==> flow/design.v <==
module udma_adc_ts_reg_if #(
    parameter L2_AWIDTH_NOAL  = 12,
    parameter UDMA_TRANS_SIZE = 16,
    parameter TRANS_SIZE      = 16
) (
    input  logic                       clk_i,
    input  logic                       rstn_i,
    input  logic                [31:0] cfg_data_i,
    input  logic                 [4:0] cfg_addr_i,
    input  logic                       cfg_valid_i,
    input  logic                       cfg_rwn_i,
    output logic                [31:0] cfg_data_o,
    output logic                       cfg_ready_o,
    output logic  [L2_AWIDTH_NOAL-1:0] cfg_rx_startaddr_o,
    output logic [UDMA_TRANS_SIZE-1:0] cfg_rx_size_o,
    output logic                 [1:0] cfg_rx_datasize_o,
    output logic                       cfg_rx_continuous_o,
    output logic                       cfg_rx_en_o,
    output logic                       cfg_rx_clr_o,
    input  logic                       cfg_rx_en_i,
    input  logic                       cfg_rx_pending_i,
    input  logic  [L2_AWIDTH_NOAL-1:0] cfg_rx_curr_addr_i,
    input  logic [UDMA_TRANS_SIZE-1:0] cfg_rx_bytes_left_i
);
    logic [L2_AWIDTH_NOAL-1:0] r_rx_startaddr;
    logic   [TRANS_SIZE-1 : 0] r_rx_size;
    logic                      r_rx_continuous;
    logic                      r_rx_en;
    logic                      r_rx_clr;
    logic                [4:0] s_wr_addr;
    logic                [4:0] s_rd_addr;
    assign s_wr_addr = (cfg_valid_i & ~cfg_rwn_i) ? cfg_addr_i : 5'h0;
    assign s_rd_addr = (cfg_valid_i &  cfg_rwn_i) ? cfg_addr_i : 5'h0;
    assign cfg_rx_startaddr_o  = r_rx_startaddr;
    assign cfg_rx_datasize_o   = 2'b10;
    assign cfg_rx_continuous_o = r_rx_continuous;
    assign cfg_rx_en_o         = r_rx_en;
    assign cfg_rx_clr_o        = r_rx_clr;
    generate
      assign cfg_rx_size_o[TRANS_SIZE-1:0] = r_rx_size;
      if (UDMA_TRANS_SIZE > TRANS_SIZE)
        assign cfg_rx_size_o[UDMA_TRANS_SIZE-1:TRANS_SIZE] = '0;
    endgenerate
    always_ff @(posedge clk_i, negedge rstn_i) 
    begin
        if(~rstn_i) 
        begin
            r_rx_startaddr  <=  'h0;
            r_rx_size       <=  'h0;
            r_rx_continuous <=  'h0;
            r_rx_en          =  'h0;
            r_rx_clr         =  'h0;
        end
        else
        begin
            r_rx_en          =  'h0;
            r_rx_clr         =  'h0;
            if (cfg_valid_i & ~cfg_rwn_i)
            begin
                case (s_wr_addr)
                5'b00000:
                    r_rx_startaddr   <= cfg_data_i[L2_AWIDTH_NOAL-1:0];
                5'b00001:
                    r_rx_size        <= cfg_data_i[TRANS_SIZE-1:0];
                5'b00010:
                begin
                    r_rx_clr          = cfg_data_i[5];
                    r_rx_en           = cfg_data_i[4];
                    r_rx_continuous  <= cfg_data_i[0];
                end
                endcase
            end
        end
    end  
    always_comb
    begin
        cfg_data_o = '0;
        case (s_rd_addr)
        5'b00000:
            cfg_data_o = cfg_rx_curr_addr_i;
        5'b00001:
            cfg_data_o[UDMA_TRANS_SIZE-1:0] = cfg_rx_bytes_left_i;
        5'b00010:
            cfg_data_o = {26'h0,cfg_rx_pending_i,cfg_rx_en_i,1'b0,2'b10,r_rx_continuous};
        default:
            cfg_data_o = '0;
        endcase
    end
    assign cfg_ready_o  = 1'b1;
endmodule 
# Step by step through the tools: udma_adc_ts_reg_if
# Tool output for the design above, in the order of the flow.
# Line numbers count from 1 in the design file above.
# Cell names lack the library's common part.
# Not given: n/a
# design
top_module	udma_adc_ts_reg_if
clock	clk_i
lib	sky130hd
corner	tt_025C_1v80

# Word level
# Source: Yosys, flattened and elaborated, memories not mapped. Widths are those after wreduce. Registers that Yosys merges into a memory's read port (data or address) are not register bits. Print and check cells do not count. Equal cells are merged and count once.
# bits
regBits	31
inputBits	71
output_inout_bits	66
elab_cells	24
# op_classes
n_eq	4
n_mux	7
bitwise	3
reduce_and_logical	5
# op_table
cell	count
parallel mux 16 bit (select 3 bit)	1
== test 5 x 1 -> 1 bit with constant B	2
== test 5 x 2 -> 1 bit with constant B	2
zero test 5 bit	2
2-to-1 mux 5 bit	2
AND reduction 2 bit	3
2-to-1 mux 1 bit	4
AND 1 bit	2
inverter 1 bit	1

# Logic depth
# Yosys ltp: most cells in a row. Word level: on the elaborated netlist, between registers, memories and ports. Mapped: between sequential cells and ports; inverters and the memories' decode and read muxes count.
# depth
ltp_word	6
ABC_AREA	0
ltp_mapped	5
depth_no_buf	3

# Netlist
# The flow's flattened synthesis, as Yosys stat reports it; memories are mapped. The netlist is that of the ABC_AREA named above (0 if unset); the other value can give another one.
# The area totals of this step are shown rounded.
# by_type
cell_type	count
dfrtp_1	31
mux2_2	19
mux2_4	10
buf_4	19
a22o_1	8
and2_1	6
and3_1	5
a221o_1	3
nor4_4	1
buf_2	4
nand3_4	1
and2b_1	2
buf_6	1
nand3_2	1
nor3_2	1
o21ai_0	2
and3b_1	1
a21o_1	1
# Other cell types: 6; their cells: 7.
# mapped
mapped_cells	123
synth_area_um2	1610
ff_cells	31

# Path before layout
# Path of least setup slack by OpenSTA after synthesis, without wires, with an ideal clock, recovery checks aside; 20% of the period is set as input and as output delay. Where synthesis merged equal registers, the netlist keeps one of their names.
# synth_timing
path_kind	input-to-output
startpoint	input port cfg_addr_i[2]
endpoint	output port cfg_data_o[0]
period_ns	1.86
input_delay_ns	0.372
t_first_pin_ns	0.372
t_arrival_ns	1.316
required_ns	1.488
path_slack_ns	0.172
path_delay_ns	0.944
path_stages	4
period_less_setup_slack_ns	1.688
# "path_delay_ns" is the arrival time less input delay plus setup time.
# A path that ends at an output port has no setup time.
# "path_stages" counts driving pins, that of a launching flip-flop among them; a cell with two outputs on the path counts twice.
# "period_less_setup_slack_ns" is the clock period less the worst setup slack; recovery checks do not enter. This is arithmetic on one report: input and output delays are still those of the set period (20% each).
# Between the ends stands the longest chain of elaborated cells between them, by number of cells; it is not shown to be the way that was timed. Of several equally long chains one is given.
# Each line given opens the expression or statement behind the cell; cells for indexed reads and writes are added by Yosys, which also makes memories of some case tables.
# synth_via
path_cell_list	nor4_4 -> a21o_1 -> buf_2 -> a221o_1
elab_chain_len	3
cells_between	5
cone_classes	eq/ne: 2; mux: 2; reduce/logical: 1
# synth_rtl
element	line	source
from (decl)	9	input  logic                 [4:0] cfg_addr_i,
2-to-1 mux 5 bit	33	assign s_rd_addr = (cfg_valid_i &  cfg_rwn_i) ? cfg_addr_i : 5'h0;
== test 5 x 2 -> 1 bit	78	case (s_rd_addr)
parallel mux 16 bit (select 3 bit)	78
to (decl)	12	output logic                [31:0] cfg_data_o,

# Path in the finished layout
# Path of least setup slack in the final report of entry B (OpenROAD, finished layout, wires in). Where an end is a register, its clock arrival counts in the times.
# layout_timing
path_kind	input-to-output
startpoint	input port cfg_addr_i[0]
endpoint	output port cfg_data_o[0]
period_ns	1.83
input_delay_ns	0.37
t_first_pin_ns	0.37
t_arrival_ns	1.48
required_ns	1.46
path_slack_ns	-0.02
path_stages	6
# Between the ends stands the longest chain of elaborated cells between them, by number of cells; it is not shown to be the way that was timed. Of several equally long chains one is given.
# layout_via
path_cell_list	buf_8 -> and2b_1 -> and3b_2 -> buf_12 -> a221o_1 -> buf_2
elab_chain_len	3
cells_between	5
cone_classes	eq/ne: 2; mux: 2; reduce/logical: 1
# layout_rtl
element	line	source
from (decl)	9	input  logic                 [4:0] cfg_addr_i,
2-to-1 mux 5 bit	33	assign s_rd_addr = (cfg_valid_i &  cfg_rwn_i) ? cfg_addr_i : 5'h0;
== test 5 x 2 -> 1 bit	78	case (s_rd_addr)
parallel mux 16 bit (select 3 bit)	78
to (decl)	12	output logic                [31:0] cfg_data_o,

==> runs of udma_adc_ts_reg_if <==
2 stored runs of udma_adc_ts_reg_if in the flow (synthesis by Yosys, layout by OpenROAD, sky130hd cells), in arbitrary order. Constraints: input delay and output delay 20% of the set period each, output load 0.01 pF.
By "timing.achieved_period_ns" is meant the clock period of the run minus its worst setup slack. This is arithmetic on one report: input and output delays are still those of the set period (20% each).
By "timing.worst_path_ns" is meant the share of the clock period that the worst setup path is allowed (20% is reserved at inputs, 20% at outputs), minus its slack. Clock arrival times at its registers enter into it.
"fin_power_mw" is the tool's figure for a default switching activity; nothing was simulated.
Results are given in rounded form.

Entry A, flow files:
==> flow/run.sh <==
#!/bin/bash
# the make line also repeats the synthesis and layout settings of config.mk as NAME=value (left out here)
make -C /OpenROAD-flow-scripts/flow DESIGN_CONFIG=/design/flow/config.mk WORK_HOME=/design/flow/orfs CLKGATE_MAP_FILE= finish
==> flow/config.mk <==
export PLATFORM = sky130hd
export DESIGN_NAME = udma_adc_ts_reg_if
export DESIGN_NICKNAME = udma_adc_ts_reg_if
export VERILOG_FILES = /design/flow/design.v
export SDC_FILE = /design/flow/constraint.sdc
export NUM_CORES = 4
export LEC_CHECK = 0
export CAP_MARGIN = 20
export CELL_PAD_IN_SITES_DETAIL_PLACEMENT = 1
export CORE_MARGIN = 2
export CORE_UTILIZATION = 63
export HOLD_SLACK_MARGIN = 0.06
export PLACE_DENSITY_LB_ADDON = 0.21
export SETUP_SLACK_MARGIN = 0.5
export SLEW_MARGIN = 20
==> flow/constraint.sdc <==
create_clock -name core_clock -period 2.47 [get_ports {clk_i}]
set_input_delay 0.4940 -clock core_clock [delete_from_list [all_inputs] [get_ports {clk_i}]]
set_output_delay 0.4940 -clock core_clock [all_outputs]
set_load 0.01 [all_outputs]

Entry A: stopped before the end: placement reported FLW-0024

Entry B, flow files:
==> flow/run.sh <==
#!/bin/bash
# the make line also repeats the synthesis and layout settings of config.mk as NAME=value (left out here)
make -C /OpenROAD-flow-scripts/flow DESIGN_CONFIG=/design/flow/config.mk WORK_HOME=/design/flow/orfs CLKGATE_MAP_FILE= finish
==> flow/config.mk <==
export PLATFORM = sky130hd
export DESIGN_NAME = udma_adc_ts_reg_if
export DESIGN_NICKNAME = udma_adc_ts_reg_if
export VERILOG_FILES = /design/flow/design.v
export SDC_FILE = /design/flow/constraint.sdc
export NUM_CORES = 4
export LEC_CHECK = 0
export CAP_MARGIN = 20
export CORE_MARGIN = 2
export CORE_UTILIZATION = 27
export SLEW_MARGIN = 20
==> flow/constraint.sdc <==
create_clock -name core_clock -period 1.83 [get_ports {clk_i}]
set_input_delay 0.3660 -clock core_clock [delete_from_list [all_inputs] [get_ports {clk_i}]]
set_output_delay 0.3660 -clock core_clock [all_outputs]
set_load 0.01 [all_outputs]

==> results of entry B, as CSV <==
result,value
timing.worst_path_ns,1.12
worstPathKind,"input-to-output"
die_area_um2,6610
util_pct,48.9
worst_setup_slack_ns,-0.019
final_setup_tns_ns,-0.025
yosys_chip_area_um2,1610
fin_power_mw,1.96
cell_area_final_um2,2860
timing.achieved_period_ns,1.849
